==> flow/design.v <==
module adder (in1, in2, out);
  input [32-1:0] in1, in2;
  output [32-1:0] out;
  assign out = in1 + in2;
endmodule  
module register (clk, rst, writeEn, regIn, regOut);
  input clk, rst, writeEn;
  input [32-1:0] regIn;
  output reg [32-1:0] regOut;
  always @ (posedge clk) begin
    if (rst == 1) regOut <= 0;
    else if (writeEn) regOut <= regIn;
  end
endmodule  
module instructionMem (rst, addr, instruction);
  input rst;
  input [32-1:0] addr;
  output [32-1:0] instruction;
  wire [$clog2(1024)-1:0] address = addr[$clog2(1024)-1:0];
  reg [8-1:0] instMem [0:1024-1];
  always @ (*) begin
  	if (rst) begin
        instMem[0] <= 8'b00001100;  
        instMem[1] <= 8'b01000001;
        instMem[2] <= 8'b00011000;
        instMem[3] <= 8'b00000000;
        instMem[4] <= 8'b00010101;  
        instMem[5] <= 8'b00000010;
        instMem[6] <= 8'b00101000;
        instMem[7] <= 8'b00000000;
        instMem[8] <= 8'b00011001;  
        instMem[9] <= 8'b00100110;
        instMem[10] <= 8'b00010000;
        instMem[11] <= 8'b00000000;
        instMem[12] <= 8'b00010100;  
        instMem[13] <= 8'b10100101;
        instMem[14] <= 8'b00110000;
        instMem[15] <= 8'b00000000;
        instMem[16] <= 8'b00001100;  
        instMem[17] <= 8'b10000011;
        instMem[18] <= 8'b00110000;
        instMem[19] <= 8'b00000000;
        instMem[20] <= 8'b10100000;  
        instMem[21] <= 8'b10100110;
        instMem[22] <= 8'b00000000;
        instMem[23] <= 8'b00000000;
        instMem[24] <= 8'b00000000;  
        instMem[25] <= 8'b00000000;
        instMem[26] <= 8'b00000000;
        instMem[27] <= 8'b00000000;
        instMem[28] <= 8'b00000000;  
        instMem[29] <= 8'b00000000;
        instMem[30] <= 8'b00000000;
        instMem[31] <= 8'b00000000;
        instMem[32] <= 8'b00000000;  
        instMem[33] <= 8'b00000000;
        instMem[34] <= 8'b00000000;
        instMem[35] <= 8'b00000000;
        instMem[36] <= 8'b00000000;  
        instMem[37] <= 8'b00000000;
        instMem[38] <= 8'b00000000;
        instMem[39] <= 8'b00000000;
        instMem[40] <= 8'b00000000;  
        instMem[41] <= 8'b00000000;
        instMem[42] <= 8'b00000000;
        instMem[43] <= 8'b00000000;
        instMem[44] <= 8'b00000000;  
        instMem[45] <= 8'b00000000;
        instMem[46] <= 8'b00000000;
        instMem[47] <= 8'b00000000;
        instMem[48] <= 8'b00000000;  
        instMem[49] <= 8'b00000000;
        instMem[50] <= 8'b00000000;
        instMem[51] <= 8'b00000000;
        instMem[52] <= 8'b00000000;  
        instMem[53] <= 8'b00000000;
        instMem[54] <= 8'b00000000;
        instMem[55] <= 8'b00000000;
        instMem[56] <= 8'b00000000;  
        instMem[57] <= 8'b00000000;
        instMem[58] <= 8'b00000000;
        instMem[59] <= 8'b00000000;
        instMem[60] <= 8'b00000000;  
        instMem[61] <= 8'b00000000;
        instMem[62] <= 8'b00000000;
        instMem[63] <= 8'b00000000;
        instMem[64] <= 8'b00000000;  
        instMem[65] <= 8'b00000000;
        instMem[66] <= 8'b00000000;
        instMem[67] <= 8'b00000000;
        instMem[68] <= 8'b00000000;  
        instMem[69] <= 8'b00000000;
        instMem[70] <= 8'b00000000;
        instMem[71] <= 8'b00000000;
        instMem[72] <= 8'b00000000;  
        instMem[73] <= 8'b00000000;
        instMem[74] <= 8'b00000000;
        instMem[75] <= 8'b00000000;
        instMem[76] <= 8'b00000000;  
        instMem[77] <= 8'b00000000;
        instMem[78] <= 8'b00000000;
        instMem[79] <= 8'b00000000;
        instMem[80] <= 8'b00000000;  
        instMem[81] <= 8'b00000000;
        instMem[82] <= 8'b00000000;
        instMem[83] <= 8'b00000000;
        instMem[84] <= 8'b00000000;  
        instMem[85] <= 8'b00000000;
        instMem[86] <= 8'b00000000;
        instMem[87] <= 8'b00000000;
        instMem[88] <= 8'b00000000;  
        instMem[89] <= 8'b00000000;
        instMem[90] <= 8'b00000000;
        instMem[91] <= 8'b00000000;
        instMem[92] <= 8'b00000000;  
        instMem[93] <= 8'b00000000;
        instMem[94] <= 8'b00000000;
        instMem[95] <= 8'b00000000;
        instMem[96] <= 8'b00000000;  
        instMem[97] <= 8'b00000000;
        instMem[98] <= 8'b00000000;
        instMem[99] <= 8'b00000000;
        instMem[100] <= 8'b00000000;  
        instMem[101] <= 8'b00000000;
        instMem[102] <= 8'b00000000;
        instMem[103] <= 8'b00000000;
        instMem[104] <= 8'b00000000;  
        instMem[105] <= 8'b00000000;
        instMem[106] <= 8'b00000000;
        instMem[107] <= 8'b00000000;
        instMem[108] <= 8'b00000000;  
        instMem[109] <= 8'b00000000;
        instMem[110] <= 8'b00000000;
        instMem[111] <= 8'b00000000;
        instMem[112] <= 8'b00000000;  
        instMem[113] <= 8'b00000000;
        instMem[114] <= 8'b00000000;
        instMem[115] <= 8'b00000000;
        instMem[116] <= 8'b00000000;  
        instMem[117] <= 8'b00000000;
        instMem[118] <= 8'b00000000;
        instMem[119] <= 8'b00000000;
        instMem[120] <= 8'b00000000;  
        instMem[121] <= 8'b00000000;
        instMem[122] <= 8'b00000000;
        instMem[123] <= 8'b00000000;
        instMem[124] <= 8'b00000000;  
        instMem[125] <= 8'b00000000;
        instMem[126] <= 8'b00000000;
        instMem[127] <= 8'b00000000;
        instMem[128] <= 8'b00000000;  
        instMem[129] <= 8'b00000000;
        instMem[130] <= 8'b00000000;
        instMem[131] <= 8'b00000000;
        instMem[132] <= 8'b00000000;  
        instMem[133] <= 8'b00000000;
        instMem[134] <= 8'b00000000;
        instMem[135] <= 8'b00000000;
        instMem[136] <= 8'b00000000;  
        instMem[137] <= 8'b00000000;
        instMem[138] <= 8'b00000000;
        instMem[139] <= 8'b00000000;
        instMem[140] <= 8'b00000000;  
        instMem[141] <= 8'b00000000;
        instMem[142] <= 8'b00000000;
        instMem[143] <= 8'b00000000;
        instMem[144] <= 8'b00000000;  
        instMem[145] <= 8'b00000000;
        instMem[146] <= 8'b00000000;
        instMem[147] <= 8'b00000000;
        instMem[148] <= 8'b00000000;  
        instMem[149] <= 8'b00000000;
        instMem[150] <= 8'b00000000;
        instMem[151] <= 8'b00000000;
        instMem[152] <= 8'b00000000;  
        instMem[153] <= 8'b00000000;
        instMem[154] <= 8'b00000000;
        instMem[155] <= 8'b00000000;
        instMem[156] <= 8'b00000000;  
        instMem[157] <= 8'b00000000;
        instMem[158] <= 8'b00000000;
        instMem[159] <= 8'b00000000;
        instMem[160] <= 8'b00000000;  
        instMem[161] <= 8'b00000000;
        instMem[162] <= 8'b00000000;
        instMem[163] <= 8'b00000000;
        instMem[164] <= 8'b00000000;  
        instMem[165] <= 8'b00000000;
        instMem[166] <= 8'b00000000;
        instMem[167] <= 8'b00000000;
        instMem[168] <= 8'b00000000;  
        instMem[169] <= 8'b00000000;
        instMem[170] <= 8'b00000000;
        instMem[171] <= 8'b00000000;
        instMem[172] <= 8'b00000000;  
        instMem[173] <= 8'b00000000;
        instMem[174] <= 8'b00000000;
        instMem[175] <= 8'b00000000;
        instMem[176] <= 8'b00000000;  
        instMem[177] <= 8'b00000000;
        instMem[178] <= 8'b00000000;
        instMem[179] <= 8'b00000000;
        instMem[180] <= 8'b00000000;  
        instMem[181] <= 8'b00000000;
        instMem[182] <= 8'b00000000;
        instMem[183] <= 8'b00000000;
        instMem[184] <= 8'b00000000;  
        instMem[185] <= 8'b00000000;
        instMem[186] <= 8'b00000000;
        instMem[187] <= 8'b00000000;
        instMem[188] <= 8'b00000000;  
        instMem[189] <= 8'b00000000;
        instMem[190] <= 8'b00000000;
        instMem[191] <= 8'b00000000;
        instMem[192] <= 8'b00000000;  
        instMem[193] <= 8'b00000000;
        instMem[194] <= 8'b00000000;
        instMem[195] <= 8'b00000000;
        instMem[196] <= 8'b00000000;  
        instMem[197] <= 8'b00000000;
        instMem[198] <= 8'b00000000;
        instMem[199] <= 8'b00000000;
        instMem[200] <= 8'b00000000;  
        instMem[201] <= 8'b00000000;
        instMem[202] <= 8'b00000000;
        instMem[203] <= 8'b00000000;
        instMem[204] <= 8'b00000000;  
        instMem[205] <= 8'b00000000;
        instMem[206] <= 8'b00000000;
        instMem[207] <= 8'b00000000;
        instMem[208] <= 8'b00000000;  
        instMem[209] <= 8'b00000000;
        instMem[210] <= 8'b00000000;
        instMem[211] <= 8'b00000000;
        instMem[212] <= 8'b00000000;  
        instMem[213] <= 8'b00000000;
        instMem[214] <= 8'b00000000;
        instMem[215] <= 8'b00000000;
        instMem[216] <= 8'b00000000;  
        instMem[217] <= 8'b00000000;
        instMem[218] <= 8'b00000000;
        instMem[219] <= 8'b00000000;
        instMem[220] <= 8'b00000000;  
        instMem[221] <= 8'b00000000;
        instMem[222] <= 8'b00000000;
        instMem[223] <= 8'b00000000;
        instMem[224] <= 8'b00000000;  
        instMem[225] <= 8'b00000000;
        instMem[226] <= 8'b00000000;
        instMem[227] <= 8'b00000000;
        instMem[228] <= 8'b00000000;  
        instMem[229] <= 8'b00000000;
        instMem[230] <= 8'b00000000;
        instMem[231] <= 8'b00000000;
        instMem[232] <= 8'b00000000;  
        instMem[233] <= 8'b00000000;
        instMem[234] <= 8'b00000000;
        instMem[235] <= 8'b00000000;
      end
    end
  assign instruction = {instMem[address], instMem[address + 1], instMem[address + 2], instMem[address + 3]};
endmodule  
module mux1(in1, in2, sel, out);
  input sel;
  input [32-1:0] in1, in2;
  output [32-1:0] out;
  assign out = (sel==0)? in1 : in2;
endmodule
module IFStage (clk, rst, brTaken, brOffset, freeze, PC, instruction);
  input clk, rst, brTaken, freeze;
  input [32-1:0] brOffset;
  output [32-1:0] PC, instruction;
  wire [32-1:0] adderIn1, adderOut, brOffserTimes4;
  mux1 adderInput (
    .in1(32'd4),
    .in2(brOffserTimes4),
    .sel(brTaken),
    .out(adderIn1)
  );
  adder add4 (
    .in1(adderIn1),
    .in2(PC),
    .out(adderOut)
  );
  register PCReg (
    .clk(clk),
    .rst(rst),
    .writeEn(~freeze),
    .regIn(adderOut),
    .regOut(PC)
  );
  instructionMem instructions (
    .rst(rst),
    .addr(PC),
    .instruction(instruction)
  );
  assign brOffserTimes4 = brOffset << 2;
endmodule  
## Step by step through the tools: IFStage

What the tools print for IFStage, step after step.
Lines are those of the file above, counted from 1.
Operators: Yosys type, input widths -> output width; for muxes data width and select width s.
Library cell names are shortened.
Not given: --

| inputs | value |
|---|---|
| top | IFStage |
| clock port | clk |
| cell library | sky130hd |
| library corner | tt_025C_1v80 |

## Elaborated design

Yosys after proc, flatten, opt, wreduce and memory -nomap, before mapping. Enables and synchronous resets that opt folds into registers are not counted as muxes. Print and check cells are not counted. Equal cells are merged and count once.

| cells by class | value |
|---|---|
| add/subtract/negate cells | 4 |
| equal/unequal tests | 4092 |
| multiplexer cells | 5 |
| reductions and logical operators | 16 |

Operators by type and width:

| cell | number |
|---|---|
| $pmux 8 s804 | 4 |
| $eq 10x10->1 const B | 2048 |
| $eq 10x9->1 const B | 1024 |
| $eq 10x8->1 const B | 512 |
| $eq 10x7->1 const B | 256 |
| $eq 10x6->1 const B | 128 |
| $reduce_or 219->1 | 4 |
| $eq 10x5->1 const B | 64 |
| $eq 10x4->1 const B | 32 |
| $eq 10x3->1 const B | 16 |
| $eq 10x2->1 const B | 8 |
| $eq 10x1->1 const B | 4 |
| $logic_not 10->1 | 4 |
| $add 32x32->32 | 1 |
| $mux 32 | 1 |
| $add 10x2->10 const B | 2 |
| $reduce_or 2->1 | 8 |
| $add 10x1->10 const B | 1 |

| storage and ports | value |
|---|---|
| register bits after elaboration | 32 |
| input port bits | 36 |
| output and inout bits | 64 |

## Longest topological paths

Longest topological path by Yosys (ltp), each cell counted once; first at word level (registers and memories cut), then after technology mapping (sequential cells cut; the memories' decode and read muxes count).

| logic depth | value |
|---|---|
| word-level depth | 4 |
| ABC_AREA | 1 |
| mapped depth | 17 |
| depth with buffers taken out | 16 |

## Mapped cells and area

The flow's flattened synthesis, as Yosys stat reports it; memories are mapped. The netlist is that of the ABC_AREA named above (0 if unset); the other value can give another one.
The area totals of this step are shown rounded.

Cell types:

| cell | number | area in all (µm²) |
|---|---|---|
| nand2_1 | 238 | 893.357 |
| dfxtp_1 | 30 | 600.576 |
| inv_1 | 154 | 578.054 |
| nor2_1 | 97 | 364.099 |
| ha_1 | 29 | 362.848 |
| nand3_1 | 38 | 190.182 |
| buf_4 | 19 | 142.637 |
| xor2_1 | 13 | 113.859 |
| nand2_2 | 17 | 106.352 |
| a21oi_1 | 19 | 95.091 |
| nand3_2 | 8 | 80.077 |
| inv_2 | 15 | 56.304 |
| nor2_2 | 9 | 56.304 |
| o21bai_4 | 3 | 56.304 |
| o21ai_0 | 11 | 55.053 |
| a21oi_2 | 4 | 35.034 |
| o21ai_1 | 7 | 35.034 |
| nor2_4 | 3 | 33.782 |

Not listed: further types 21, cells in them 38.

| synthesis totals | value |
|---|---|
| mapped cells | 752 |
| mapped area | 4100 µm² |
| flip-flops | 30 |

## Path before layout

Path of least setup slack by OpenSTA after synthesis, without wires, with an ideal clock, recovery checks aside; 20% of the period is set as input and as output delay. Where synthesis merged equal registers, the netlist keeps one of their names.

| timing path after synthesis | value |
|---|---|
| path type | input to register |
| start point | in brTaken |
| end point | reg PCReg.regOut[20] |
| period | 3.25 ns |
| external input delay | 0.650 ns |
| library setup time | 0.113 ns |
| time at the first pin | 0.650 ns |
| arrival time | 2.408 ns |
| required time | 3.137 ns |
| slack | 0.729 ns |
| delay of the path | 1.871 ns |
| stages | 15 |
| period reached after synthesis | 2.521 ns |

"delay of the path" is the arrival time less input delay plus setup time.
"stages": output pins that drive a net of the path, with the launching flip-flop's if there is one; two outputs of one cell count as two.
"period reached after synthesis" is the clock period less the worst setup slack; recovery checks do not enter. This is arithmetic on one report: input and output delays are still those of the set period (20% each).
The rows between start and end are the longest chain of elaborated cells between them; the timing report does not say that the signal goes this way. Where chains are equally long, one stands for them.
A line is the first line of the expression or statement that the cell stems from. Yosys adds cells for indexed reads and writes and turns some case tables into memories.

| on the way, after synthesis | value |
|---|---|
| cell sequence | clkbuf_1 > buf_1 > nand2_1 > inv_1 > ha_1 > nand2_2 > inv_1 > a21oi_4 > nand3_1 > nand2_1 > nand2_1 > nand2_1 > nand2_1 > o21ai_1 > inv_1 |
| cells in the longest elaborated chain | 2 |
| elaborated cells on any way between the ends | 2 |
| classes of those cells | add/sub: 1; mux: 1 |

RTL lines, path after synthesis:

| item | line | text |
|---|---|---|
| from (decl) | 270 | `input clk, rst, brTaken, freeze;` |
| $mux 32 | 267 | `assign out = (sel==0)? in1 : in2;` |
| $add 32x32->32 | 4 | `assign out = in1 + in2;` |
| to (assign) | 11 | `if (rst == 1) regOut <= 0;` |
| to (assign) | 12 | `else if (writeEn) regOut <= regIn;` |
| to (decl) | 9 | `output reg [32-1:0] regOut;` |

## Path in the finished layout

Path of least setup slack in the final report of run A (OpenROAD, finished layout, wires in). Where an end is a register, its clock arrival counts in the times.

| timing path after layout | value |
|---|---|
| path type | register to output |
| start point | reg PCReg.regOut[4] |
| end point | out instruction[23] |
| period | 2.74 ns |
| external output delay | 0.55 ns |
| time at the first pin | 0.28 ns |
| arrival time | 2.05 ns |
| required time | 2.19 ns |
| slack | 0.15 ns |
| stages | 9 |

The rows between start and end are the longest chain of elaborated cells between them; the timing report does not say that the signal goes this way. Where chains are equally long, one stands for them.

| on the way, after layout | value |
|---|---|
| cell sequence | dfxtp_1 > nor2_2 > nand2_4 > inv_2 > nand2_1 > nor2_1 > nor2_2 > nand2_1 > clkdlybuf4s50_1 |
| cells in the longest elaborated chain | 4 |
| elaborated cells on any way between the ends | 1029 |
| classes of those cells | add/sub: 1; eq/ne: 1023; mux: 1; reduce/logical: 4 |

RTL lines, path after layout:

| item | line | text |
|---|---|---|
| from (decl) | 9 | `output reg [32-1:0] regOut;` |
| from (assign) | 11 | `if (rst == 1) regOut <= 0;` |
| from (assign) | 12 | `else if (writeEn) regOut <= regIn;` |
| $add 10x1->10 | 261 | `assign instruction = {instMem[address], instMem[address + 1], instMem[address + 2], instMem[address + 3]};` |
| $eq 10x2->1 | 261 |  |
| $reduce_or 219->1 | -- |  |
| $pmux 8 s804 | 261 |  |
| to (decl) | 272 | `output [32-1:0] PC, instruction;` |

--- measured runs ---
Below are 2 stored runs of the flow (Yosys, OpenROAD; platform sky130hd) on IFStage, each with its settings and what was measured, unordered. Constraints: input delay and output delay 20% of the set period each, output load 0.01 pF.
"clock period achieved" is the run's clock period less its worst setup slack. It is reckoned from that one timing run; input and output delays stay at 20% of the period that was set.
"worst path time": the worst setup path's part of the clock period (all of it between registers, 20% less for each end at a port) less its slack. A launch clock that arrives late makes it longer, a capture clock that arrives late makes it shorter.
"power" is the tool's figure for a default switching activity; nothing was simulated.
Results are given in rounded form.
Settings: . = not set for that run.

| setting or result | run A | run B |
|---|---|---|
| period_ns | 2.74 | 4.05 |
| CORE_UTILIZATION | 17 | 40 |
| PLACE_DENSITY_LB_ADDON | 0.09 | . |
| CELL_PAD_IN_SITES_GLOBAL_PLACEMENT | 3 | . |
| CELL_PAD_IN_SITES_DETAIL_PLACEMENT | 1 | . |
| ABC_AREA | 1 | . |
| GPL_ROUTABILITY_DRIVEN | 1 | . |
| CTS_CLUSTER_SIZE | 90 | . |
| CTS_CLUSTER_DIAMETER | 266 | . |
| CAP_MARGIN | 20 | 20 |
| CORE_MARGIN | 2 | 2 |
| SLEW_MARGIN | 20 | 20 |
| post-synthesis cell area (µm²) | 4100 | 3200 |
| full die area (µm²) | 26000 | 8800 |
| standard-cell area after routing (µm²) | 5900 | 4300 |
| post-route utilization (%) | 25 | 55 |
| worst slack on setup checks (ns) | 0.15 | 0.42 |
| post-route setup TNS (ns) | 0.000 | 0.000 |
| worst hold slack after layout (ns) | 0.59 | 0.51 |
| power (uW) | 2200 | 1100 |
| clock period achieved (ns) | 2.593 | 3.631 |
| worst path time (ns) | 2.05 | 2.82 |
| class of the worst setup path | register to output | input to register |
--- end ---
